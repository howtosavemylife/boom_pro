==> flow/design.v <==
module music(clk,buzzer,success,music_state,game_state,leave_times);
    input clk,success;
    input [4:0] leave_times;
    input [1:0] game_state;
    output reg buzzer;
    output reg [1:0] music_state;
    reg [10:0] per;
    reg [6:0] cnt0;
    reg [16:0] time_cnt;
    reg [11:0] one_cnt;
    reg di;
    localparam
        A2 = 110,
        A2_ = 117,
        B2 = 123,
        C3 = 131,
        C3_ = 139,
        D3 = 147,
        D3_ = 156,
        E3 = 165,
        F3 = 175,
        F3_ = 185,
        G3 = 196,
        G3_ = 208,
        A3 = 220,
        A3_ = 233,
        B3 = 247,
        C4 = 262,
        C4_ = 277,
        D4 = 294,
        D4_ = 311,
        E4 = 330,
        F4 = 349,
        F4_ = 370,
        G4 = 392,
        G4_ = 415,
        A4 = 440,
        A4_ = 466,
        B4 = 494,
        C5 = 522,
        C5_ = 554,
        D5 = 587,
        D5_ = 622,
        E5 = 659,
        F5 = 698,
        F5_ = 740,
        G5 = 784,
        G5_ = 831,
        A5 = 880,
        A5_ = 932,
        B5 = 988,
        C6 = 1047;
    initial begin
        per<=0;
        cnt0<=0;
        time_cnt<=0;
        one_cnt<=0;
        music_state<=0;
        buzzer<=0;
        di<=0;
    end
    always @(posedge clk) begin
        if (game_state==2) begin
            if (di==1) begin
                if (one_cnt<958) begin
                    one_cnt<=one_cnt+1;
                end
                else begin
                    one_cnt<=0;
                    buzzer<=!buzzer;
                end
                if (per<=1023) begin
                    if (cnt0<121) begin
                        cnt0<=cnt0+1;
                    end
                    else begin
                        cnt0<=0;
                        per<=per+1;
                    end
                end
                else begin
                    buzzer<=0;
                    one_cnt<=0;
                    per<=0;
                    cnt0<=0;
                    di<=0;
                end
            end
            else begin
                if (one_cnt<15+leave_times*43) begin
                    if(per<999) begin
                        per<=per+1;
                    end
                    else begin
                        per<=0;
                        one_cnt<=one_cnt+1;
                    end
                end
                else begin
                    one_cnt<=0;
                    per<=0;
                    di<=1;
                end
            end
        end
        else if (game_state==3) begin
            if (music_state==0) begin
                music_state<=1;
                one_cnt<=0;
                time_cnt<=0;
                buzzer<=0;
                per<=0;
                cnt0<=0;
            end
            else begin
                if (success==1) begin
                    case (cnt0)
                        0:
                            per=G3;
                        1:
                            per=G3;
                        2:
                            per=G3;
                        3:
                            per=C4;
                        4:
                            per=C4;
                        5:
                            per=E4;
                        6:
                            per=E4;
                        7:
                            per=E4;
                        8:
                            per=G4;
                        9:
                            per=G4;
                        10:
                            per=G4;
                        11:
                            per=C5;
                        12:
                            per=C5;
                        13:
                            per=E5;
                        14:
                            per=E5;
                        15:
                            per=E5;
                        16:
                            per=G5;
                        17:
                            per=G5;
                        18:
                            per=G5;
                        19:
                            per=G5;
                        20:
                            per=G5;
                        21:
                            per=G5;
                        22:
                            per=G5;
                        23:
                            per=G5;
                        24:
                            per=E5;
                        25:
                            per=E5;
                        26:
                            per=E5;
                        27:
                            per=E5;
                        28:
                            per=E5;
                        29:
                            per=E5;
                        30:
                            per=E5;
                        31:
                            per=E5;
                        32:
                            per=G3_;
                        33:
                            per=G3_;
                        34:
                            per=G3_;
                        35:
                            per=C4;
                        36:
                            per=C4;
                        37:
                            per=D4_;
                        38:
                            per=D4_;
                        39:
                            per=D4_;
                        40:
                            per=G4_;
                        41:
                            per=G4_;
                        42:
                            per=G4_;
                        43:
                            per=C5;
                        44:
                            per=C5;
                        45:
                            per=D5_;
                        46:
                            per=D5_;
                        47:
                            per=D5_;
                        48:
                            per=A5_;
                        49:
                            per=A5_;
                        50:
                            per=A5_;
                        51:
                            per=A5_;
                        52:
                            per=A5_;
                        53:
                            per=A5_;
                        54:
                            per=A5_;
                        55:
                            per=A5_;
                        56:
                            per=D5_;
                        57:
                            per=D5_;
                        58:
                            per=D5_;
                        59:
                            per=D5_;
                        60:
                            per=D5_;
                        61:
                            per=D5_;
                        62:
                            per=D5_;
                        63:
                            per=D5_;
                        64:
                            per=A3_;
                        65:
                            per=A3_;
                        66:
                            per=A3_;
                        67:
                            per=D4;
                        68:
                            per=D4;
                        69:
                            per=F4;
                        70:
                            per=F4;
                        71:
                            per=F4;
                        72:
                            per=A4_;
                        73:
                            per=A4_;
                        74:
                            per=A4_;
                        75:
                            per=D5;
                        76:
                            per=D5;
                        77:
                            per=F5;
                        78:
                            per=F5;
                        79:
                            per=F5;
                        80:
                            per=A5_;
                        81:
                            per=A5_;
                        82:
                            per=A5_;
                        83:
                            per=A5_;
                        84:
                            per=A5_;
                        85:
                            per=A5_;
                        86:
                            per=A5_;
                        87:
                            per=A5_;
                        88:
                            per=A5_;
                        89:
                            per=A5_;
                        90:
                            per=A5_;
                        91:
                            per=A5_;
                        92:
                            per=A5_;
                        93:
                            per=A5_;
                        94:
                            per=A5_;
                        95:
                            per=A5_;
                        96:
                            per=C6;
                        97:
                            per=C6;
                        98:
                            per=C6;
                        99:
                            per=C6;
                        100:
                            per=C6;
                        101:
                            per=C6;
                        102:
                            per=C6;
                        103:
                            per=C6;
                        104:
                            per=C6;
                        105:
                            per=C6;
                        106:
                            per=C6;
                        107:
                            per=C6;
                        108:
                            per=C6;
                        109:
                            per=C6;
                        110:
                            per=C6;
                        111:
                            per=C6;
                        default: begin
                            music_state<=2;
                        end
                    endcase
                end
                else begin
                    case (cnt0)
                        0:
                            per=C5;
                        1:
                            per=C5;
                        2:
                            per=C5;
                        3:
                            per=C5;
                        4:
                            per=C5;
                        5:
                            per=G4;
                        6:
                            per=G4;
                        7:
                            per=G4;
                        8:
                            per=G4;
                        9:
                            per=G4;
                        10:
                            per=E4;
                        11:
                            per=E4;
                        12:
                            per=E4;
                        13:
                            per=E4;
                        14:
                            per=A4;
                        15:
                            per=A4;
                        16:
                            per=B4;
                        17:
                            per=B4;
                        18:
                            per=A4;
                        19:
                            per=A4;
                        20:
                            per=G4_;
                        21:
                            per=G4_;
                        22:
                            per=A4_;
                        23:
                            per=A4_;
                        24:
                            per=G4_;
                        25:
                            per=G4_;
                        26:
                            per=E4;
                        27:
                            per=E4;
                        28:
                            per=D4;
                        29:
                            per=D4;
                        30:
                            per=E4;
                        31:
                            per=E4;
                        32:
                            per=E4;
                        33:
                            per=E4;
                        34:
                            per=E4;
                        35:
                            per=E4;
                        36:
                            per=E4;
                        37:
                            per=E4;
                        default: begin
                            music_state<=2;
                        end
                    endcase
                end
                if (time_cnt<=120000-success*60000-1) begin
                    time_cnt<=time_cnt+1;
                    if(one_cnt*per<=500000) begin
                        one_cnt<=one_cnt+1;
                    end
                    else begin
                        one_cnt<=0;
                        buzzer<=!buzzer;
                    end
                end
                else begin
                    buzzer<=0;
                    time_cnt<=0;
                    cnt0<=cnt0+1;
                    one_cnt<=0;
                end
            end
        end
        else begin
            music_state<=0;
            buzzer<=0;
            per<=0;
            cnt0<=0;
            time_cnt<=0;
            one_cnt<=0;
        end
    end
endmodule
### Reports on music

The steps from the RTL of music to its reports follow in flow order.
Line numbers count from 1 in the design file above.
Operators carry their Yosys type and port widths (W data, S select, Z words).
Library cell names are shortened.
Not given: --

| design | value |
|---|---|
| design top | music |
| clock input | clk |
| cell library | sky130hd |
| library corner | tt_025C_1v80 |

### Word level

Counts by Yosys on the flattened word-level netlist (proc, flatten, opt, wreduce; memories kept). Register bits leave out memories and registers merged into their read ports (data or address). Print and check cells are left out. Cells with the same type and inputs are merged into one.

| word-level totals | value |
|---|---|
| bits in registers | 51 |
| input port bits | 9 |

| cells by class | value |
|---|---|
| $add $sub $neg | 7 |
| multiply operators | 3 |
| order comparisons | 7 |
| equality and inequality tests | 121 |
| muxes and demuxes | 46 |
| bitwise operators | 3 |
| reduce/logical cells | 37 |

Operators by type and width:

| operator | count |
|---|---|
| $eq A7 B7 Y1 const B | 48 |
| $mul A12 B11 Y23 | 1 |
| $eq A7 B6 Y1 const B | 32 |
| $pmux W11 S19 | 1 |
| $mux W11 | 12 |
| $mux W12 | 10 |
| $reduce_or A112 Y1 | 1 |
| $eq A7 B5 Y1 const B | 16 |
| $pmux W11 S8 | 1 |
| $eq A7 B4 Y1 const B | 8 |
| $mul A5 B6 Y11 const B | 1 |
| $mux W7 | 7 |
| $reduce_or A38 Y1 | 1 |
| $reduce_or A3 Y1 | 11 |
| $le A17 B32 Y1 | 1 |
| $eq A7 B3 Y1 const B | 4 |
| $reduce_or A24 Y1 | 1 |
| $le A23 B19 Y1 const B | 1 |
| $reduce_or A11 Y1 | 2 |
| $sub A18 B2 Y19 const B | 1 |
| $sub A17 B17 Y18 const A | 1 |
| $add A17 B1 Y17 const B | 1 |
| $reduce_or A16 Y1 | 1 |
| $reduce_or A4 Y1 | 4 |
| $reduce_or A14 Y1 | 1 |
| $eq A7 B2 Y1 const B | 2 |
| $mul A1 B11 Y12 const B | 1 |
| $add A12 B1 Y12 const B | 1 |

Not listed: further kinds 26, cells in them 52.

### Logic depth

Yosys ltp: most cells in a row. Word level: on the elaborated netlist, between registers, memories and ports. Mapped: between sequential cells and ports; inverters and the memories' decode and read muxes count.

| logic depth | value |
|---|---|
| word-level depth | 14 |
| ABC_AREA | 0 |
| depth in mapped cells | 33 |
| gate-level depth less buffers | 28 |

### Netlist

Yosys stat after the flow's synthesis: flattened, memories mapped to cells. It holds for the ABC_AREA given above (unset counts as 0); a run with the other value may have another netlist.
Totals and module areas in this step are rounded.

| synthesis totals | value |
|---|---|
| cell count | 1,138 |
| synthesis area | 9,970 um^2 |
| mapped flip-flops | 51 |
| buffers | 60 |

Cell types:

| cell type | count |
|---|---|
| fa_1 | 94 |
| edfxtp_1 | 51 |
| ha_1 | 109 |
| inv_1 | 127 |
| nand2_1 | 116 |
| and2_1 | 55 |
| nor2_1 | 83 |
| xor2_1 | 29 |
| a21oi_1 | 49 |
| xnor2_1 | 23 |
| o21ai_0 | 38 |
| nand3_1 | 32 |
| o21a_1 | 17 |
| a211oi_2 | 8 |
| nor2b_1 | 16 |
| nor3_1 | 20 |
| clkbuf_1 | 26 |
| nand4_1 | 15 |

Other cell types: 76; their cells: 230.

### Worst setup path after synthesis

Source: OpenSTA report_checks on the synthesized netlist (no wires, ideal clock, input and output delay 20% of the period each), path of least setup slack; recovery checks are left aside. Register names are those of the netlist, which keeps one name where synthesis merged equal registers.

| timing path post-synthesis | value |
|---|---|
| path kind | input-to-reg |
| from | in success |
| to | reg one_cnt[11] |
| clock period | 9.58 ns |
| input delay | 1.916 ns |
| time at the first pin | 1.916 ns |
| data arrival time | 8.182 ns |
| setup slack | 1.231 ns |
| path delay | 6.433 ns |
| stages on the path | 24 |
| path buffers | 3 |
| synthesis period reached | 8.349 ns |

"path delay" is the arrival time less input delay plus setup time.
"stages on the path" counts driving pins, that of a launching flip-flop among them; a cell with two outputs on the path counts twice.
"synthesis period reached" is the clock period less the worst setup slack; recovery checks do not enter. This is arithmetic on one report: input and output delays are still those of the set period (20% each).
Between the ends stands the longest chain of elaborated cells between them, by number of cells; it is not shown to be the way that was timed. Of several equally long chains one is given.
Each line given opens the expression or statement behind the cell; cells for indexed reads and writes are added by Yosys, which also makes memories of some case tables.
A register here has more assigning lines than the two given.

| between the ends, post-synthesis | value |
|---|---|
| cells stage by stage | inv_1 -> a311oi_2 -> inv_1 -> a2111oi_0 -> a21oi_1 -> buf_2 -> and2_1 -> fa_1 -> fa_1 -> fa_1 -> fa_1 -> inv_1 -> fa_1 -> inv_1 -> ha_1 -> bufbuf_16 -> a21oi_1 -> o21a_1 -> o211ai_1 -> a32oi_1 -> mux2_2 -> or4_1 -> buf_4 -> a211oi_1 |
| length of the longest elaborated chain | 11 |
| elaborated cells on any way between the ends | 15 |
| those cells by class | add/sub (2); mul (2); compare (2); mux (9) |

Ends and longest elaborated chain, post-synthesis:

| element | line | text |
|---|---|---|
| from (decl) | 2 | `input clk,success;` |
| $mux W11 | 116 | `if (success==1) begin` |
| $mux W11 | 107 | `if (music_state==0) begin` |
| $mux W11 | 106 | `else if (game_state==3) begin` |
| $mux W11 | 63 | `if (game_state==2) begin` |
| $mul A12 B11 Y23 | 432 | `if(one_cnt*per<=500000) begin` |
| $le A23 B19 Y1 | 432 |  |
| $mux W12 | 432 |  |
| $mux W12 | 430 | `if (time_cnt<=120000-success*60000-1) begin` |
| $mux W12 | 107 |  |
| $mux W12 | 106 |  |
| $mux W12 | 63 |  |
| to (assign) | 66 | `one_cnt<=one_cnt+1;` |
| to (assign) | 96 | `one_cnt<=one_cnt+1;` |
| to (decl) | 10 | `reg [11:0] one_cnt;` |

### Timing after layout

Path of least setup slack in the final report of flow run 1 (OpenROAD, finished layout, wires in). Where an end is a register, its clock arrival counts in the times.

| timing path after layout | value |
|---|---|
| path kind | input-to-reg |
| from | in success |
| to | reg one_cnt[1] |
| clock period | 18.1 ns |
| input delay | 3.62 ns |
| time at the first pin | 3.62 ns |
| data arrival time | 12.00 ns |
| setup slack | 6.14 ns |
| stages on the path | 24 |
| path buffers | 3 |

Between the ends stands the longest chain of elaborated cells between them, by number of cells; it is not shown to be the way that was timed. Of several equally long chains one is given.
A register here has more assigning lines than the two given.

| between the ends, after layout | value |
|---|---|
| cells stage by stage | clkdlybuf4s50_1 -> buf_4 -> inv_1 -> a311oi_2 -> inv_1 -> a2111oi_0 -> a21oi_1 -> buf_4 -> and2_1 -> fa_1 -> fa_1 -> fa_1 -> fa_1 -> inv_1 -> fa_1 -> inv_1 -> ha_1 -> nand4_1 -> a211oi_1 -> mux2_2 -> nand4_1 -> nor4_2 -> o211a_1 -> and3b_2 |
| length of the longest elaborated chain | 11 |
| elaborated cells on any way between the ends | 15 |
| those cells by class | add/sub (2); mul (2); compare (2); mux (9) |

Ends and longest elaborated chain, after layout:

| element | line | text |
|---|---|---|
| from (decl) | 2 | `input clk,success;` |
| $mux W11 | 116 | `if (success==1) begin` |
| $mux W11 | 107 | `if (music_state==0) begin` |
| $mux W11 | 106 | `else if (game_state==3) begin` |
| $mux W11 | 63 | `if (game_state==2) begin` |
| $mul A12 B11 Y23 | 432 | `if(one_cnt*per<=500000) begin` |
| $le A23 B19 Y1 | 432 |  |
| $mux W12 | 432 |  |
| $mux W12 | 430 | `if (time_cnt<=120000-success*60000-1) begin` |
| $mux W12 | 107 |  |
| $mux W12 | 106 |  |
| $mux W12 | 63 |  |
| to (assign) | 66 | `one_cnt<=one_cnt+1;` |
| to (assign) | 96 | `one_cnt<=one_cnt+1;` |
| to (decl) | 10 | `reg [11:0] one_cnt;` |

Lab notebook: music

Below are 2 stored runs of the flow (Yosys, OpenROAD; platform sky130hd) on music, each with its settings and what was measured, unordered. Constraints: input delay and output delay 20% of the set period each, output load 0.01 pF.
"period achieved" means the clock period less the worst setup slack. The figure is calculated, with input and output delays left at 20% of the set period.
"worst path time" is the time allowed to the run's worst setup path (the clock period less input and output delay, where it has them) less its slack. Clock arrival times count: a late capture clock shortens it, a late launch clock lengthens it.
"power consumption" is the tool's figure for a default switching activity; nothing was simulated.
Results are given in rounded form.
A setting shown as -- is not set for that run.

| setting or result | flow run 1 | flow run 2 |
|---|---|---|
| period_ns | 18.1 | 10.2 |
| CORE_UTILIZATION | 47 | 40 |
| SETUP_SLACK_MARGIN | 4.1 | -0.39 |
| PLACE_DENSITY_LB_ADDON | 0.0 | -- |
| CELL_PAD_IN_SITES_GLOBAL_PLACEMENT | 2 | -- |
| CELL_PAD_IN_SITES_DETAIL_PLACEMENT | 1 | -- |
| GPL_TIMING_DRIVEN | 1 | -- |
| GPL_ROUTABILITY_DRIVEN | 0 | -- |
| CTS_CLUSTER_SIZE | 14 | -- |
| CTS_CLUSTER_DIAMETER | 274 | -- |
| CAP_MARGIN | 35 | 20 |
| MIN_ROUTING_LAYER | met2 | -- |
| MAX_ROUTING_LAYER | met4 | -- |
| CORE_MARGIN | 2 | 2 |
| SLEW_MARGIN | 20 | 20 |
| utilization in the final report | 0.497 | 0.427 |
| power consumption (uW) | 1,430 | 2,390 |
| standard-cell area after layout (um^2) | 10,400 | 10,400 |
| worst setup slack after layout (ns) | 6.14 | 0.657 |
| summed negative setup slack (ns) | 0.000 | 0.000 |
| worst hold slack in the final report (ns) | 0.593 | 0.582 |
| worst path time (ns) | 8.34 | 9.54 |
| kind of the worst setup path | input-to-reg | reg-to-reg |
| area of the die (um^2) | 22,400 | 26,200 |
| period achieved (ns) | 11.957 | 9.543 |
| chip area after synthesis (Yosys) (um^2) | 9,970 | 9,970 |
