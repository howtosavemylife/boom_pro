==> flow/design.v <==
module cartoon (sw7,game_state,clk,green,red,row,leave_times,success);
    input [1:0] game_state;
    input success;
    input clk,sw7;
    input [4:0] leave_times;
    output [7:0] green,red;
    output reg [7:0] row;
    reg [7:0] red_cartoon [7:0];     
    reg [7:0] green_cartoon [7:0];   
    reg [7:0] scan [7:0];            
    reg [2:0] cnt;                   
    reg [20:0] times;                
    initial begin
        times<=0;
        cnt<=0;
        scan[0]<=8'b11111110;
        scan[1]<=8'b11111101;
        scan[2]<=8'b11111011;
        scan[3]<=8'b11110111;
        scan[4]<=8'b11101111;
        scan[5]<=8'b11011111;
        scan[6]<=8'b10111111;
        scan[7]<=8'b01111111;
    end
    always @(posedge clk) begin
        cnt=cnt+1;
        row=scan[cnt];
    end
    always @(posedge clk) begin
        if (!sw7) begin
            times<=0;
            red_cartoon[0]<=8'b00000000;
            red_cartoon[1]<=8'b00000000;
            red_cartoon[2]<=8'b00000000;
            red_cartoon[3]<=8'b00000000;
            red_cartoon[4]<=8'b00000000;
            red_cartoon[5]<=8'b00000000;
            red_cartoon[6]<=8'b00000000;
            red_cartoon[7]<=8'b00000000;
            green_cartoon[0]<=8'b00000000;
            green_cartoon[1]<=8'b00000000;
            green_cartoon[2]<=8'b00000000;
            green_cartoon[3]<=8'b00000000;
            green_cartoon[4]<=8'b00000000;
            green_cartoon[5]<=8'b00000000;
            green_cartoon[6]<=8'b00000000;
            green_cartoon[7]<=8'b00000000;
        end
        else begin 
            if (game_state==0) begin
                red_cartoon[0]<=8'b00011000;
                red_cartoon[1]<=8'b00011000;
                red_cartoon[2]<=8'b00011000;
                red_cartoon[3]<=8'b00011000;
                red_cartoon[4]<=8'b00011000;
                red_cartoon[5]<=8'b00100100;
                red_cartoon[6]<=8'b00100100;
                red_cartoon[7]<=8'b00011000;
                green_cartoon[0]<=8'b00011000;
                green_cartoon[1]<=8'b00011000;
                green_cartoon[2]<=8'b00011000;
                green_cartoon[3]<=8'b00011000;
                green_cartoon[4]<=8'b00000000;
                green_cartoon[5]<=8'b00000000;
                green_cartoon[6]<=8'b00000000;
                green_cartoon[7]<=8'b00000000;
            end
            else if (game_state==1) begin
                red_cartoon[0]<=8'b00011000;
                red_cartoon[1]<=8'b00011000;
                red_cartoon[2]<=8'b00011000;
                red_cartoon[3]<=8'b00011000;
                red_cartoon[4]<=8'b00011000;
                red_cartoon[5]<=8'b00100100;
                red_cartoon[6]<=8'b00100100;
                red_cartoon[7]<=8'b00011000;
                green_cartoon[0]<=8'b00011000;
                green_cartoon[1]<=8'b00011000;
                green_cartoon[2]<=8'b00011000;
                green_cartoon[3]<=8'b00011000;
                green_cartoon[4]<=8'b00000000;
                green_cartoon[5]<=8'b00000000;
                green_cartoon[6]<=8'b00000000;
                green_cartoon[7]<=8'b00000000;
            end
            else if (game_state==2) begin
                if (leave_times-1>=15) begin
                    red_cartoon[0]<=8'b00011000;
                    red_cartoon[1]<=8'b00011000;
                    red_cartoon[2]<=8'b00011000;
                    red_cartoon[3]<=8'b00011000;
                    red_cartoon[4]<=8'b00011000;
                    red_cartoon[5]<=8'b00100100;
                    red_cartoon[6]<=8'b00100100;
                    red_cartoon[7]<=8'b00011000;
                    green_cartoon[0]<=8'b00011000;
                    green_cartoon[1]<=8'b00011000;
                    green_cartoon[2]<=8'b00011000;
                    green_cartoon[3]<=8'b00011000;
                    green_cartoon[4]<=8'b00000000;
                    green_cartoon[5]<=8'b00000000;
                    green_cartoon[6]<=8'b00000000;
                    green_cartoon[7]<=8'b00000000;
                end
                else if (leave_times-1>=10) begin
                    red_cartoon[0]<=8'b00000000;
                    green_cartoon[0]<=8'b00000000;
                end
                else if(leave_times-1>=5) begin
                    red_cartoon[1]<=8'b00000000;
                    green_cartoon[1]<=8'b00000000;
                end
                else if (leave_times-1>0) begin
                    red_cartoon[2]<=8'b00000000;
                    green_cartoon[2]<=8'b00000000;
                end
                else begin
                    red_cartoon[3]<=8'b00000000;
                    green_cartoon[3]<=8'b00000000;
                end
                times<=0;
            end
            else if(game_state==3) begin
                green_cartoon[0]<=8'b00000000;
                green_cartoon[1]<=8'b00000000;
                green_cartoon[2]<=8'b00000000;
                green_cartoon[3]<=8'b00000000;
                green_cartoon[4]<=8'b00000000;
                green_cartoon[5]<=8'b00000000;
                green_cartoon[6]<=8'b00000000;
                green_cartoon[7]<=8'b00000000;
                if (success==1) begin
                    times<=times+1;
                    if (times<=100000) begin
                        red_cartoon[0]<=8'b00000000;
                        red_cartoon[1]<=8'b01100110;
                        red_cartoon[2]<=8'b00000000;
                        red_cartoon[3]<=8'b00000000;
                        red_cartoon[4]<=8'b00000000;
                        red_cartoon[5]<=8'b00000000;
                        red_cartoon[6]<=8'b00000000;
                        red_cartoon[7]<=8'b00000000;
                    end
                    else if(times<=200000) begin
                        red_cartoon[2]<=8'b11111111;
                    end
                    else if(times<=300000) begin
                        red_cartoon[3]<=8'b11111111;
                    end
                    else if(times<=400000) begin
                        red_cartoon[1]<=8'b00000000;
                        red_cartoon[4]<=8'b11111111;
                    end
                    else if (times<=500000) begin
                        red_cartoon[2]<=8'b00000000;
                        red_cartoon[5]<=8'b01111110;
                    end
                    else if(times<=600000) begin
                        red_cartoon[3]<=8'b00000000;
                        red_cartoon[6]<=8'b00111100;
                    end
                    else if(times<=700000) begin
                        red_cartoon[4]<=8'b00000000;
                        red_cartoon[7]<=8'b00011000;
                    end
                    else if (times<=800000) begin
                        red_cartoon[5]<=8'b00000000;
                    end
                    else if(times<=900000) begin
                        red_cartoon[6]<=8'b00000000;
                    end
                    else if(times<=1000000) begin
                        red_cartoon[7]<=8'b00000000;
                    end
                    else if(times<=1250000) begin
                        red_cartoon[0]<=8'b00000000;
                        red_cartoon[1]<=8'b01100110;
                        red_cartoon[2]<=8'b11111111;
                        red_cartoon[3]<=8'b11111111;
                        red_cartoon[4]<=8'b11111111;
                        red_cartoon[5]<=8'b01111110;
                        red_cartoon[6]<=8'b00111100;
                        red_cartoon[7]<=8'b00011000;
                    end
                    else if(times<=1500000) begin
                        red_cartoon[0]<=8'b00000000;
                        red_cartoon[1]<=8'b00000000;
                        red_cartoon[2]<=8'b00000000;
                        red_cartoon[3]<=8'b00000000;
                        red_cartoon[4]<=8'b00000000;
                        red_cartoon[5]<=8'b00000000;
                        red_cartoon[6]<=8'b00000000;
                        red_cartoon[7]<=8'b00000000;
                    end
                    else if(times<=1750000) begin
                        red_cartoon[0]<=8'b00000000;
                        red_cartoon[1]<=8'b01100110;
                        red_cartoon[2]<=8'b11111111;
                        red_cartoon[3]<=8'b11111111;
                        red_cartoon[4]<=8'b11111111;
                        red_cartoon[5]<=8'b01111110;
                        red_cartoon[6]<=8'b00111100;
                        red_cartoon[7]<=8'b00011000;
                    end
                    else if(times<=2000000) begin
                        red_cartoon[0]<=8'b00000000;
                        red_cartoon[1]<=8'b00000000;
                        red_cartoon[2]<=8'b00000000;
                        red_cartoon[3]<=8'b00000000;
                        red_cartoon[4]<=8'b00000000;
                        red_cartoon[5]<=8'b00000000;
                        red_cartoon[6]<=8'b00000000;
                        red_cartoon[7]<=8'b00000000;
                    end
                    else begin
                        times<=0;
                    end
                end
                else begin
                    if (times<=500000) begin
                        times<=times+1;
                        red_cartoon[0]<=8'b00000000;
                        red_cartoon[1]<=8'b01000000;
                        red_cartoon[2]<=8'b11110111;
                        red_cartoon[3]<=8'b01010101;
                        red_cartoon[4]<=8'b01010101;
                        red_cartoon[5]<=8'b01010101;
                        red_cartoon[6]<=8'b01010111;
                        red_cartoon[7]<=8'b00000000;
                    end
                    else if(times<=1000000) begin
                        times<=times+1;
                        red_cartoon[0]<=8'b00000000;
                        red_cartoon[1]<=8'b11000100;
                        red_cartoon[2]<=8'b00000100;
                        red_cartoon[3]<=8'b11011111;
                        red_cartoon[4]<=8'b00010101;
                        red_cartoon[5]<=8'b00011111;
                        red_cartoon[6]<=8'b01010101;
                        red_cartoon[7]<=8'b10011111;
                    end
                    else begin
                        times<=0;
                    end
                end
            end
        end
    end
    assign red=red_cartoon[cnt];
    assign green=green_cartoon[cnt];
endmodule
Step by step through the tools: cartoon
Tool output for the design above, in the order of the flow.
Lines are those of the file above, counted from 1.
Operators: Yosys type, input widths -> output width; for muxes data width and select width s.
Cell names lack the library's common part.
{ "setup": {"design": "cartoon", "clock": "clk", "library": "sky130hd", "corner": "tt_025C_1v80"} }

Word-level counts
Source: Yosys, flattened and elaborated. Widths are those after wreduce. Print and check cells do not count. Equal cells are merged and count once.
Yosys's memory passes give these memory sizes; they may raise the number of words (mostly to a power of two), join words into wider ones and drop unused or constant bits.
{ "word_totals": {"n_memories": 1, "out_inout_bits": 24, "inputBits": 10, "wordCells": 391, "reg_bits": 128, "clocked_rd_ports_x_width": 8, "rom_bits": 64} }
{ "memory_table": {"columns": ["name", "size", "word_bits", "rd", "wr", "line_no", "source"], "rows": [
  ["scan", 8, 8, 1, 0, 10, "reg [7:0] scan [7:0];"]
]} }
{ "classes": {"n_mux": 199, "n_logic": 3, "cmp": 18, "addsub": 3, "n_reduce_logical": 36, "eq_ne": 104} }
{ "op_table": {"columns": ["operator", "count"], "rows": [
  ["$mux 8", 154],
  ["$mux 21", 19],
  ["$ne 6x6->1 const B", 19],
  ["$le 21x20->1 const B", 5],
  ["$reduce_and 13->1", 8],
  ["$mux 5", 20],
  ["$ne 7x7->1 const B", 14],
  ["$reduce_and 11->1", 8],
  ["$ne 5x5->1 const B", 17],
  ["$le 21x21->1 const B", 4],
  ["$ne 8x8->1 const B", 10],
  ["$ge 32x4->1 const B", 2],
  ["$pmux 8 s8", 1],
  ["$le 21x19->1 const B", 3],
  ["$ne 8x7->1 const B", 5],
  ["$pmux 8 s5", 1],
  ["$ne 4x4->1 const B", 9],
  ["$gt 32x1->1 const B", 1],
  ["$ge 32x3->1 const B", 1],
  ["$ne 6x5->1 const B", 5],
  ["$mux 6", 4],
  ["$add 21x1->21 const B", 1],
  ["$le 21x17->1 const B", 1],
  ["$le 21x18->1 const B", 1],
  ["$reduce_bool 17->1", 1],
  ["$reduce_and 4->1", 4],
  ["$reduce_bool 15->1", 1],
  ["$ne 5x3->1 const B", 3]
]} }
Other operator kinds: 23; their cells: 41.

Depth
Yosys ltp: most cells in a row. Word level: on the elaborated netlist, between registers, memories and ports. Mapped: between sequential cells and ports; inverters and the memories' decode and read muxes count.
{ "depth": {"word_depth": 20, "abc_area": 0, "depth_mapped": 12, "mapped_depth_nobuf": 10} }

Mapped cells and area
Yosys stat after the flow's synthesis: flattened, memories mapped to cells. It holds for the ABC_AREA given above (unset counts as 0); a run with the other value may have another netlist.
{ "types": {"columns": ["cell", "count", "type_area_um2"], "rows": [
  ["dfxtp_1", 70, 1.4E+03],
  ["nor2_1", 77, 289.027],
  ["o21ai_0", 57, 285.274],
  ["a21oi_1", 49, 245.235],
  ["nand2_1", 62, 232.723],
  ["ha_1", 18, 225.216],
  ["clkbuf_1", 47, 176.419],
  ["nand3_1", 29, 145.139],
  ["a31oi_1", 21, 131.376],
  ["nor3_1", 24, 120.115],
  ["nand2b_1", 16, 100.096],
  ["o311a_1", 8, 80.077],
  ["inv_1", 21, 78.826],
  ["o211ai_1", 10, 75.072],
  ["o211a_1", 7, 70.067],
  ["nor4_1", 11, 68.816],
  ["o31ai_1", 9, 67.565],
  ["nand4_1", 10, 62.56]
]} }
Other cell types: 62; their cells: 185.
{ "synth_totals": {"sequential_area_um2": 1401.3, "n_buf": 63, "cell_count": 731, "area_um2": 5388.9, "ff_cells": 70} }

Worst setup path after synthesis
Path of least setup slack by OpenSTA after synthesis, without wires, with an ideal clock, recovery checks aside; 20% of the period is set as input and as output delay. Where synthesis merged equal registers, the netlist keeps one of their names.
{ "synth_path": {"path_type": "reg-to-reg", "startpoint": "register times[0]", "endpoint": "register red_cartoon[6][0]", "t_first_pin_ns": 0.000, "setup_ns": 0.128, "path_delay_ns": 3.094, "clock_period_ns": 3.25, "required_ns": 3.122, "arrival_time_ns": 2.966, "stages": 13, "path_slack_ns": 0.156, "n_path_buf": 2, "period_less_setup_slack_ns": 3.094} }
"path_delay_ns" = arrival - input delay + setup time.
"stages": output pins that drive a net of the path, with the launching flip-flop's if there is one; two outputs of one cell count as two.
"period_less_setup_slack_ns" = period - worst setup slack (recovery checks aside). The figure is calculated, with input and output delays left at 20% of the set period.
Between the ends stands the longest chain of elaborated cells between them, by number of cells; it is not shown to be the way that was timed. Of several equally long chains one is given.
Each line given opens the expression or statement behind the cell; cells for indexed reads and writes are added by Yosys, which also makes memories of some case tables.
At most two assigning lines are given for a register; there are more.
{ "synth_between": {"path_cell_list": "dfxtp_1 -> inv_1 -> ha_1 -> or4b_1 -> buf_2 -> or4_4 -> nand2_1 -> a311oi_1 -> or4_4 -> o21ba_2 -> buf_2 -> mux2i_1 -> nor2_1", "elab_chain_len": 18, "cells_between": 43, "classes_between": "compare: 14; eq/ne: 7; mux: 19; reduce/logical: 3"} }
{ "synth_lines": {"columns": ["item", "line_no", "source"], "rows": [
  ["from (decl)", 12, "reg [20:0] times;"],
  ["from (assign)", 133, "times<=times+1;"],
  ["from (assign)", 221, "times<=times+1;"],
  ["$le 21x21->1", 205, "else if(times<=2000000) begin"],
  ["$mux 8", 205, null],
  ["$mux 8", 195, "else if(times<=1750000) begin"],
  ["$mux 8", 185, "else if(times<=1500000) begin"],
  ["$mux 8", 175, "else if(times<=1250000) begin"],
  ["$mux 8", 172, "else if(times<=1000000) begin"],
  ["$mux 8", 169, "else if(times<=900000) begin"],
  ["(+4 left out)", null, null],
  ["$mux 8", 150, "else if(times<=400000) begin"],
  ["$mux 8", 147, "else if(times<=300000) begin"],
  ["$mux 8", 144, "else if(times<=200000) begin"],
  ["$mux 8", 134, "if (times<=100000) begin"],
  ["$mux 8", 132, "if (success==1) begin"],
  ["$mux 8", 123, "else if(game_state==3) begin"],
  ["$mux 8", 86, "else if (game_state==2) begin"],
  ["to (assign)", 75, "red_cartoon[6]<=8'b00100100;"],
  ["to (assign)", 94, "red_cartoon[6]<=8'b00100100;"],
  ["to (decl)", 8, "reg [7:0] red_cartoon [7:0];"]
]} }

Timing after layout
Path of least setup slack in the final report of run A (OpenROAD, finished layout, wires in). Where an end is a register, its clock arrival counts in the times.
{ "layout_path": {"path_type": "input-to-reg", "startpoint": "input port game_state[1]", "endpoint": "register times[18]", "arrival_time_ns": 3.98, "path_slack_ns": 1.11, "n_path_buf": 4, "clock_period_ns": 4.83, "in_delay_ns": 0.97, "t_first_pin_ns": 0.97, "stages": 11, "setup_ns": 0.09, "required_ns": 5.08} }
Between the ends stands the longest chain of elaborated cells between them, by number of cells; it is not shown to be the way that was timed. Of several equally long chains one is given.
At most two assigning lines are given for a register; there are more.
{ "layout_between": {"path_cell_list": "clkdlybuf4s50_1 -> inv_1 -> ha_1 -> nor2_1 -> buf_4 -> o21a_1 -> buf_4 -> o2111ai_2 -> buf_4 -> a31o_2 -> a311oi_1", "elab_chain_len": 3, "cells_between": 10, "cone_lines": 4, "classes_between": "eq/ne: 3; mux: 2; logic: 2; reduce/logical: 3"} }
{ "layout_lines": {"columns": ["item", "line_no", "source"], "rows": [
  ["from (decl)", 2, "input [1:0] game_state;"],
  ["$eq 2x2->1", 123, "else if(game_state==3) begin"],
  ["$mux 21", 123, null],
  ["$mux 21", 86, "else if (game_state==2) begin"],
  ["to (assign)", 133, "times<=times+1;"],
  ["to (assign)", 221, "times<=times+1;"],
  ["to (decl)", 12, "reg [20:0] times;"]
]} }

Appendix: measured runs

Flow measurements of cartoon on sky130hd: 2 stored runs with different settings, listed in no order. Input and output delays are each 20% of the period that was set; the output load is 0.01 pF.
"timing.achieved_period_ns" means the clock period less the worst setup slack. The figure is calculated, with input and output delays left at 20% of the set period.
"worst_path_ns" is the time allowed to the run's worst setup path (the clock period less input and output delay, where it has them) less its slack. Clock arrival times count: a late capture clock shortens it, a late launch clock lengthens it.
"final_power_mw" is the tool's figure for a default switching activity; nothing was simulated.
[
  {
    "run": "run A",
    "settings": { "period_ns": 4.83, "CORE_UTILIZATION": 20, "SETUP_SLACK_MARGIN": 0.88, "PLACE_DENSITY_LB_ADDON": 0.2, "TNS_END_PERCENT": 45, "CTS_CLUSTER_SIZE": 51, "MAX_ROUTING_LAYER": "met5", "CAP_MARGIN": 20, "CORE_MARGIN": 2, "SLEW_MARGIN": 20 },
    "results": { "worst_path_ns": 2.76, "worstPathKind": "input-to-reg", "die_footprint_um2": 28274.4, "finalCellArea_um2": 6317.3, "yosys_chip_area_um2": 5388.9, "timing.achieved_period_ns": 3.724, "final_power_mw": 1.519, "total_negative_slack_ns": 0.000, "worstSetupSlack_ns": 1.106, "finalUtil_pct": 23.6, "fin_hold_ws_ns": 0.457 }
  },
  {
    "run": "run B",
    "settings": { "period_ns": 6.45, "CORE_UTILIZATION": 62, "SETUP_SLACK_MARGIN": 0.79, "PLACE_DENSITY": 0.59, "GPL_TIMING_DRIVEN": 0, "GPL_ROUTABILITY_DRIVEN": 0, "CTS_CLUSTER_SIZE": 95, "MIN_ROUTING_LAYER": "met1", "MAX_ROUTING_LAYER": "met4", "CAP_MARGIN": 20, "CORE_MARGIN": 2, "SLEW_MARGIN": 20 },
    "results": { "worstSetupSlack_ns": 1.967, "finalCellArea_um2": 5993.2, "die_footprint_um2": 9453.7, "finalUtil_pct": 69.7, "worst_path_ns": 3.19, "worstPathKind": "input-to-reg", "fin_hold_ws_ns": 0.470, "total_negative_slack_ns": 0.000, "timing.achieved_period_ns": 4.483, "yosys_chip_area_um2": 5388.9, "final_power_mw": 0.9934 }
  }
]
