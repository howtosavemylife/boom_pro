==> flow/design.v <==
module disp(clk,sw7,game_state,leave_times,seg_cat,seg_led,user_defined_cdtime);
    input clk;
    input sw7;
    input [4:0] leave_times;
    input [1:0] game_state;
    input [4:0] user_defined_cdtime;
    output reg [7:0] seg_cat;
    output [7:0] seg_led;
    reg [3:0] num [0:1];     
    initial begin
        seg_cat<=8'b11111111;
    end
    always @(posedge clk) begin
        if (!sw7) begin
            num[0]<=15;
            num[1]<=15;
            seg_cat<=8'b11111111;
        end
        else begin
            if(game_state==0) begin
                if (seg_cat==8'b11111111) begin
                    seg_cat<=8'b11111110;
                end
                else begin
                    if (user_defined_cdtime>=30) begin
                        num[1]<=3;
                        num[0]<=0;
                    end
                    else if (user_defined_cdtime>=20) begin
                        num[1]<=2;
                        num[0]<=user_defined_cdtime-20;
                    end
                    else if (user_defined_cdtime>=10) begin
                        num[1]<=1;
                        num[0]<=user_defined_cdtime-10;
                    end
                    else begin
                        num[1]<=0;
                        num[0]<=user_defined_cdtime;
                    end
                    if (seg_cat==8'b11111110) begin
                        seg_cat<=8'b11111101;
                    end
                    else if(seg_cat==8'b11111101) begin
                        seg_cat<=8'b11111110;
                    end
                    else begin
                        seg_cat<=8'b11111111;
                    end
                end
            end
            else if (game_state==1||game_state==2) begin
                if (seg_cat==8'b11111111) begin
                    seg_cat<=8'b11111110;
                end
                else begin
                    if (leave_times-1>=20) begin
                        num[1]<=2;
                        num[0]<=leave_times-21;
                    end
                    else if (leave_times-1>=10) begin
                        num[1]<=1;
                        num[0]<=leave_times-11;
                    end
                    else begin
                        num[1]<=0;
                        num[0]<=leave_times-1;
                    end
                    if (seg_cat==8'b11111110) begin
                        seg_cat<=8'b11111101;
                    end
                    else if(seg_cat==8'b11111101) begin
                        seg_cat<=8'b11111110;
                    end
                    else begin
                        seg_cat<=8'b11111111;
                    end
                end
            end
            else begin
                num[0]<=15;
                num[1]<=15;
                seg_cat<=8'b11111111;
            end
        end
    end
    segment segment1(
                .seg_data(num[seg_cat[0]]),
                .seg_led(seg_led)
            );
endmodule
module segment (seg_data,seg_led);
    input [3:0] seg_data;
    output [7:0] seg_led;
    reg [7:0] seg [15:0];
    initial begin
        seg[0] = 8'h3f; 
        seg[1] = 8'h06; 
        seg[2] = 8'h5b; 
        seg[3] = 8'h4f; 
        seg[4] = 8'h66; 
        seg[5] = 8'h6d; 
        seg[6] = 8'h7d; 
        seg[7] = 8'h07; 
        seg[8] = 8'h7f; 
        seg[9] = 8'h6f; 
        seg[15] = 8'h00; 
    end
    assign seg_led = seg[seg_data];
endmodule
======== Reports on disp ========
The steps from the RTL of disp to its reports follow in flow order.
Line numbers count from 1 in the design file above.
Cell names lack the library's common part.
The mark - stands for no value.
inputs
  design top .............................. disp
  clock ................................... clk
  cell library ............................ sky130hd
  library corner .......................... tt_025C_1v80

======== Elaborated design ========
Source: Yosys, flattened and elaborated. Widths are those after wreduce. Registers that Yosys merges into a memory's read port (data or address) are not register bits. Print and check cells do not count. Equal cells are merged and count once.
Yosys's memory passes give these memory sizes; they may raise the number of words (mostly to a power of two), join words into wider ones and drop unused or constant bits.
storage and ports
  register bits after elaboration ......... 16
  ROM bits ................................ 112
  memories kept ........................... 1
  bits of input ports ..................... 14
  output and inout bits ................... 16
  word-level cells ........................ 49
cells by class
  $add $sub $neg .......................... 5
  magnitude comparators ................... 5
  equal/unequal tests ..................... 7
  mux-type cells .......................... 24
  bitwise logic cells ..................... 1
  reduce/logical cells .................... 3
memory list
  name          depth  width  rd ports  write ports  line  text
  segment1.seg  16     7      1         0            95    reg [7:0] seg [15:0];
operators by type and width
  operator                                                                       number
  4-bit two-way mux                                                              13
  32-bit by 4-bit greater-or-equal comparator with 1-bit output with constant B  1
  32-bit by 5-bit greater-or-equal comparator with 1-bit output with constant B  1
  8-bit equality test with constant B                                            3
  8-bit two-way mux                                                              2
  5-bit greater-or-equal comparator with constant B                              2
  2-bit two-way mux                                                              5
  4-bit by 3-bit subtractor with 4-bit output with constant B                    2
  4-bit subtractor with constant B                                               2
  4-bit parallel mux with 2-bit select                                           1
  5-bit by 1-bit subtractor with 6-bit output with constant B                    1
  5-bit by 4-bit greater-or-equal comparator with 1-bit output with constant B   1
  2-bit inequality test with constant B                                          2
  1-bit two-way mux                                                              3
  2-bit by 1-bit equality test with 1-bit output with constant B                 1
  2-bit equality test with constant B                                            1
  2-bit logical NOT                                                              1
  2-bit AND reduction                                                            1
  1-bit logical OR                                                               1
  1-bit NOT                                                                      1

======== Depth ========
Yosys ltp: most cells in a row. Word level: on the elaborated netlist, between registers, memories and ports. Mapped: between sequential cells and ports; inverters and the memories' decode and read muxes count.
depth
  word-level depth ........................ 7
  ABC_AREA ................................ 0
  depth in mapped cells ................... 10
  mapped depth without buffers ............ 8

======== Synthesis result ========
Source: synth_stat.txt of the flow (Yosys; design flattened, memories mapped). It holds for the ABC_AREA given above (unset counts as 0); a run with the other value may have another netlist.
mapped netlist
  cells in the netlist .................... 195
  synthesis area .......................... 1395.1 um^2
  sequential part of the area ............. 180.2 um^2
  flip-flop cells ......................... 9
  buffers ................................. 20
cells by type
  cell      number  total area (um^2)
  ha_1      15      187.68
  dfxtp_1   9       180.173
  nand2_1   22      82.579
  a21oi_1   12      60.058
  inv_1     16      60.058
  o21ai_0   12      60.058
  buf_4     7       52.55
  nor2_1    11      41.29
  a31oi_1   6       37.536
  clkbuf_1  8       30.029
  mux2i_1   3       30.029
  nor2b_1   4       25.024
  buf_6     2       22.522
  nand3b_1  3       22.522
  nor3b_1   3       22.522
  o21a_1    3       22.522
  o21bai_1  3       22.522
  a21bo_2   2       20.019
Not listed: further types 40, cells in them 54.
By module: a second synthesis without flattening, with its own total; a netlist apart from the flattened one above.
unflattened totals
  cell total of the unflattened synthesis .. 201
  area (unflattened synthesis) ............ 1421.4 um^2
Each row is one instance without its submodules.
modules
  module   instances  cells  area (um^2)  seq. area (um^2)
  disp     1          177    1227.4       180.2
  segment  1          24     193.9        0.0

======== Timing after synthesis ========
Source: OpenSTA report_checks on the synthesized netlist (no wires, ideal clock, input and output delay 20% of the period each), path of least setup slack; recovery checks are left aside. Register names are those of the netlist, which keeps one name where synthesis merged equal registers.
timing path post-synthesis
  path kind ............................... register to output
  start point ............................. reg seg_cat[0]
  end point ............................... out seg_led[0]
  clock period ............................ 4.17 ns
  output delay ............................ 0.834 ns
  time at the first pin ................... 0.000 ns
  arrival ................................. 1.932 ns
  required time ........................... 3.336 ns
  path slack .............................. 1.404 ns
  path delay .............................. 1.932 ns
  stages .................................. 7
  path buffers ............................ 1
  period reached after synthesis .......... 2.766 ns
"path delay" = arrival - input delay + setup time.
At an output port there is no setup time.
"stages": output pins that drive a net of the path, with the launching flip-flop's if there is one; two outputs of one cell count as two.
"period reached after synthesis" is the clock period less the worst setup slack; recovery checks do not enter. This is arithmetic on one report: input and output delays are still those of the set period (20% each).
Between the ends stands the longest chain of elaborated cells between them, by number of cells; it is not shown to be the way that was timed. Of several equally long chains one is given.
Each line given opens the expression or statement behind the cell; cells for indexed reads and writes are added by Yosys, which also makes memories of some case tables.
The chain passes a memory read, where the word-level depth is cut; so it can be longer than that depth.
A register here has more assigning lines than the two given.
on the way, post-synthesis
  cells stage by stage .................... dfxtp_1 > clkbuf_1 > mux2i_1 > inv_1 > ha_1 > or3b_2 > o21ai_0
  length of the longest elaborated chain .. 3
  elaborated cells between the ends (all ways) .. 3
  source lines of those cells ............. 2
  those cells by class .................... mux (1); logic (1); memory (1)
RTL lines, path post-synthesis
  element                               line  text
  start, declared                       7     output reg [7:0] seg_cat;
  start, assigned                       17    seg_cat<=8'b11111111;
  start, assigned                       22    seg_cat<=8'b11111110;
  1-bit NOT                             88    .seg_data(num[seg_cat[0]]),
  4-bit parallel mux with 2-bit select  88
  memory 16 x 7 bit                     95    reg [7:0] seg [15:0];
  end, declared                         8     output [7:0] seg_led;

======== Timing after layout ========
Path of least setup slack in the final report of job 1 (OpenROAD, finished layout, wires in). Where an end is a register, its clock arrival counts in the times.
timing path post-layout
  path kind ............................... register to output
  start point ............................. reg seg_cat[0]
  end point ............................... out seg_led[6]
  clock period ............................ 4.01 ns
  output delay ............................ 0.80 ns
  time at the first pin ................... 0.23 ns
  arrival ................................. 2.52 ns
  required time ........................... 3.21 ns
  path slack .............................. 0.69 ns
  stages .................................. 8
  path buffers ............................ 1
Between the ends stands the longest chain of elaborated cells between them, by number of cells; it is not shown to be the way that was timed. Of several equally long chains one is given.
The chain passes a memory read, where the word-level depth is cut; so it can be longer than that depth.
A register here has more assigning lines than the two given.
on the way, post-layout
  cells stage by stage .................... dfxtp_2 > mux2i_1 > inv_1 > ha_1 > nor2_1 > o21ai_0 > o21ai_0 > clkdlybuf4s50_1
  length of the longest elaborated chain .. 3
  elaborated cells between the ends (all ways) .. 3
  source lines of those cells ............. 2
  those cells by class .................... mux (1); logic (1); memory (1)
RTL lines, path post-layout
  element                               line  text
  start, declared                       7     output reg [7:0] seg_cat;
  start, assigned                       17    seg_cat<=8'b11111111;
  start, assigned                       22    seg_cat<=8'b11111110;
  1-bit NOT                             88    .seg_data(num[seg_cat[0]]),
  4-bit parallel mux with 2-bit select  88
  memory 16 x 7 bit                     95    reg [7:0] seg [15:0];
  end, declared                         8     output [7:0] seg_led;

--- measured runs ---
Below are 2 stored runs of the flow (Yosys, OpenROAD; platform sky130hd) on disp, each with its settings and what was measured, unordered. Constraints: input delay and output delay 20% of the set period each, output load 0.01 pF.
By "reached clock period" is meant the clock period of the run minus its worst setup slack. This is arithmetic on one report: input and output delays are still those of the set period (20% each).
"time of the worst setup path" = time allowed to the worst setup path (clock period - input delay - output delay, where it has them) - its slack; a late launch clock adds to it, a late capture clock takes from it.
"total power after layout" is the tool's figure for a default switching activity; nothing was simulated.

======== job 1 ========
==> flow/run.sh <==
#!/bin/bash
# the make line also repeats the synthesis and layout settings of config.mk as NAME=value (left out here)
make -C /OpenROAD-flow-scripts/flow DESIGN_CONFIG=/design/flow/config.mk WORK_HOME=/design/flow/orfs CLKGATE_MAP_FILE= finish
==> flow/config.mk <==
export PLATFORM = sky130hd
export DESIGN_NAME = disp
export DESIGN_NICKNAME = disp
export VERILOG_FILES = /design/flow/design.v
export SDC_FILE = /design/flow/constraint.sdc
export NUM_CORES = 4
export LEC_CHECK = 0
export CAP_MARGIN = 20
export CELL_PAD_IN_SITES_DETAIL_PLACEMENT = 1
export CELL_PAD_IN_SITES_GLOBAL_PLACEMENT = 0
export CORE_MARGIN = 2
export CORE_UTILIZATION = 21
export CTS_CLUSTER_DIAMETER = 344
export HOLD_SLACK_MARGIN = 0.2
export PLACE_DENSITY_LB_ADDON = 0.29
export SETUP_SLACK_MARGIN = 0.48
export SLEW_MARGIN = 20
export TNS_END_PERCENT = 30
==> flow/constraint.sdc <==
create_clock -name core_clock -period 4.01 [get_ports {clk}]
set_input_delay 0.8020 -clock core_clock [delete_from_list [all_inputs] [get_ports {clk}]]
set_output_delay 0.8020 -clock core_clock [all_outputs]
set_load 0.01 [all_outputs]

-------- measured, job 1 --------
  chip area in the Yosys report ........... 1395.1 um^2
  total negative setup slack .............. 0.000 ns
  die footprint ........................... 7311.1 um^2
  worst setup slack after layout .......... 0.686 ns
  worst hold slack ........................ 0.425 ns
  time of the worst setup path ............ 2.52 ns
  critical path kind ...................... register to output
  total power after layout ................ 0.0004224 W
  reached clock period .................... 3.324 ns
  utilization ............................. 0.263
  standard-cell area after layout ......... 1676.6 um^2

======== job 2 ========
==> flow/run.sh <==
#!/bin/bash
# the make line also repeats the synthesis and layout settings of config.mk as NAME=value (left out here)
make -C /OpenROAD-flow-scripts/flow DESIGN_CONFIG=/design/flow/config.mk WORK_HOME=/design/flow/orfs CLKGATE_MAP_FILE= finish
==> flow/config.mk <==
export PLATFORM = sky130hd
export DESIGN_NAME = disp
export DESIGN_NICKNAME = disp
export VERILOG_FILES = /design/flow/design.v
export SDC_FILE = /design/flow/constraint.sdc
export NUM_CORES = 4
export LEC_CHECK = 0
export CAP_MARGIN = 0
export CELL_PAD_IN_SITES_DETAIL_PLACEMENT = 0
export CORE_ASPECT_RATIO = 0.6
export CORE_MARGIN = 7
export CORE_UTILIZATION = 58
export MIN_ROUTING_LAYER = met1
export SLEW_MARGIN = 35
export TNS_END_PERCENT = 10
==> flow/constraint.sdc <==
create_clock -name core_clock -period 3.49 [get_ports {clk}]
set_input_delay 0.6980 -clock core_clock [delete_from_list [all_inputs] [get_ports {clk}]]
set_output_delay 0.6980 -clock core_clock [all_outputs]
set_load 0.01 [all_outputs]

-------- measured, job 2 --------
  chip area in the Yosys report ........... 1395.1 um^2
  total negative setup slack .............. 0.000 ns
  die footprint ........................... 4019.6 um^2
  worst setup slack after layout .......... 0.402 ns
  worst hold slack ........................ 0.427 ns
  time of the worst setup path ............ 2.39 ns
  critical path kind ...................... register to output
  total power after layout ................ 0.0004979 W
  reached clock period .................... 3.088 ns
  utilization ............................. 0.739
  standard-cell area after layout ......... 1634.1 um^2
--- end ---
